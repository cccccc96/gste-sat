==> flow/design.v <==
module rbFIFO(rst,clock,dataIn,push,pop,dataOut,full,empty);
    parameter	    MSBD = 3;
    parameter	    LAST = 15;
    parameter	    MSBA = 3;
    input	    rst;
    input	    clock;
    input [MSBD:0]  dataIn;
    input	    push;
    input	    pop;
    output [MSBD:0] dataOut;
    output	    full;
    output	    empty;
    reg [MSBD:0] dataOut;
    reg [MSBD:0]    mem[0:LAST];
    reg [MSBA:0]    tail;
    reg [MSBA:0]    head;
    reg		    empty;
    integer	    i;
    initial begin
	for (i = 0; i <= LAST; i = i + 1)
	    mem[i] = 0;
	tail = 0;
	head = 0;
	empty = 1;
    end  
    always @ (posedge clock) begin
    if (rst) begin
            for (i = 0; i <= LAST; i = i + 1)
                mem[i] = 0;
            tail = 0;
            head = 0;
            empty = 1;
            full=0;
        end
	else if (push & ~full) begin
	    mem[tail] = dataIn;
	    tail = tail + 1;
	    empty = 0;
	end  
	else if (pop & ~empty) begin
	    head = head + 1;
	    if (head == tail)
		empty = 1;
	end  
	full = (head == tail) & ~empty;
	dataOut = mem[head];
    end  
endmodule  
# Step by step through the tools: rbFIFO
# Tool output for the design above, in the order of the flow.
# Lines are those of the file above, counted from 1.
# Operators carry their Yosys type and port widths (W data, S select, Z words).
# Library cell names are shortened.
# Not given: --
# design
top_module	rbFIFO
clk_port	clock
lib	sky130hd
pvt_corner	tt_025C_1v80

# Elaborated design
# Source: Yosys, flattened and elaborated. Widths are those after wreduce; folded enables and synchronous resets count as part of the registers. Registers that Yosys merges into a memory's read port (data or address) are not register bits. Print and check cells do not count. Equal cells are merged and count once.
# word_totals
wordCells	137
regBits	78
output_inout_bits	6
# op_classes
addsub	2
eq_ne	32
n_mux	58
bitwise	6
reduce_logical	18
# op_table
op	count
$reduce_or A15 Y1	16
$mux W4	37
$pmux W4 S2	16
$eq A4 B4 Y1 const B	16
$pmux W4 S16	1
$eq A4 B3 Y1 const B	8
$eq A4 B2 Y1 const B	4
$add A4 B1 Y4 const B	2
$eq A4 B1 Y1 const B	2
$eq A4 B4 Y1	2
$logic_not A4 Y1	2
$mux W1	4
$and A1 B1 Y1	3
$not A1 Y1	3

# Longest topological paths
# Depth = most cells in a row (Yosys ltp): at word level without a register or memory, in the mapped netlist without a sequential cell, where the memories' decode and read muxes count.
# logic_depth
depth_word	8
abc_area	0
ltp_mapped	10

# Mapped cells and area
# The flow's flattened synthesis, as Yosys stat reports it; memories are mapped. The netlist is that of the ABC_AREA named above (0 if unset); the other value can give another one.
# The area totals of this step are shown rounded.
# by_type
cell_type	count
dfxtp_1	78
mux2i_1	61
nor2_1	81
xnor2_1	11
nor3_1	19
nand2_1	22
ha_1	6
o21ai_0	13
o32ai_1	7
clkbuf_1	16
o211ai_1	8
nor2b_1	8
a21oi_1	9
xor2_1	5
o32a_1	4
inv_1	10
o22ai_1	5
a2111oi_2	2
# Not listed: further types 38, cells in them 79.
# mapped
cells	444
yosys_area_um2	3940
seq_area_um2	1560
ff_cells	78
buf_cells	28

# Path before layout
# Source: OpenSTA report_checks on the synthesized netlist (no wires, ideal clock, input and output delay 20% of the period each), path of least setup slack; recovery checks are left aside. Register names are those of the netlist, which keeps one name where synthesis merged equal registers.
# synth_timing
kind	input to register
start	input push
end	register dataOut[3]
driving_pins	8
path_buffers	1
arrival_ps	3067
period_ps	4840
setup_ps	122
required_time_ps	4718
path_delay_ps	2221
path_slack_ps	1651
synth_period_reached_ps	3189
# "path_delay_ps" = arrival - input delay + setup time.
# "driving_pins" counts driving pins, that of a launching flip-flop among them; a cell with two outputs on the path counts twice.
# "synth_period_reached_ps" is the clock period less the worst setup slack; recovery checks do not enter. This is arithmetic on one report: input and output delays are still those of the set period (20% each).
# The rows between start and end are the longest chain of elaborated cells between them; the timing report does not say that the signal goes this way. Where chains are equally long, one stands for them.
# A line is the first line of the expression or statement that the cell stems from. Yosys adds cells for indexed reads and writes and turns some case tables into memories.
# synth_via
path_cell_list	nand2b_1 -> buf_4 -> a2111oi_2 -> mux2i_1 -> nor3_1 -> or4b_1 -> a221o_1 -> o32a_1
elab_chain_len	5
# synth_lines
element	line_no	rtl
from (decl)	8	input push;
$and A1 B1 Y1	35	else if (push & ~full) begin
$mux W4	35
$mux W4	27	if (rst) begin
$eq A4 B4 Y1	46	dataOut = mem[head];
$pmux W4 S16	46
to (assign)	46
to (decl)	10	output [MSBD:0] dataOut;

# Worst path after layout
# From the final timing report of stored run 2: the path of least setup slack in the routed layout; clock arrival at registers is part of the times.
# The path's times are printed in steps of 10 ps; the period is the one set.
# layout_timing
kind	input to register
start	input push
end	register dataOut[3]
path_buffers	3
period_ps	3070
setup_ps	110
path_slack_ps	100
driving_pins	10
required_time_ps	3290
arrival_ps	3200
# The rows between start and end are the longest chain of elaborated cells between them; the timing report does not say that the signal goes this way. Where chains are equally long, one stands for them.
# layout_via
path_cell_list	clkdlybuf4s50_1 -> nand2b_1 -> buf_4 -> nand3_2 -> buf_4 -> o2bb2ai_1 -> a21oi_2 -> or4b_1 -> a221o_1 -> o32a_1
elab_chain_len	5
# layout_lines
element	line_no	rtl
from (decl)	8	input push;
$and A1 B1 Y1	35	else if (push & ~full) begin
$mux W4	35
$mux W4	27	if (rst) begin
$eq A4 B4 Y1	46	dataOut = mem[head];
$pmux W4 S16	46
to (assign)	46
to (decl)	10	output [MSBD:0] dataOut;

# Record of 2 stored runs of the RTL-to-layout flow on rbFIFO, platform sky130hd. The runs are unordered. Constraints: input delay and output delay 20% of the set period each, output load 0.01 pF.
# "clock_period_reached_ps" = clock period - worst setup slack. The figure is calculated, with input and output delays left at 20% of the set period.
# "worst_setup_path_time_ps" means the part of the period allowed to the worst setup path (the constraints hold back 20% at inputs and 20% at outputs) less its slack; where the path has registers, the arrival times of their clocks count too.
# By "power_total_uw" is meant OpenSTA's value without simulated activity: inputs other than the clock are taken to toggle once in ten clock periods, and the tool carries that through the logic.
# "worst_setup_path_time_ps" is given in steps of 10 ps.
# The results are shown rounded.
# Among the settings, - means not set for that run.
# Results: - = not shown.
run name	period_ns	CORE_UTILIZATION	PLACE_DENSITY_LB_ADDON	CORE_ASPECT_RATIO	CELL_PAD_IN_SITES_GLOBAL_PLACEMENT	CELL_PAD_IN_SITES_DETAIL_PLACEMENT	TNS_END_PERCENT	GPL_ROUTABILITY_DRIVEN	MAX_ROUTING_LAYER	CAP_MARGIN	CORE_MARGIN	SLEW_MARGIN	ys_area_um2	final_die_area_um2	cell_area_final_um2	final_util_pct	final_setup_ws_ps	timing.setup.tns_ps	fin_hold_ws_ps	power_total_uw	clock_period_reached_ps	worst_setup_path_time_ps	timing.worst_path_kind
stored run 1	2.36	62	0.11	0.58	3	0	55	1	met4	20	2	20	-	-	-	-	-	-	-	-	-	-	-
stored run 2	3.07	15	-	-	-	-	-	-	-	20	2	20	3940	27600	5510	21.3	95	0	496	3040	2975	2360	input to register
# Stored run 1: stopped before the end: placement reported FLW-0024
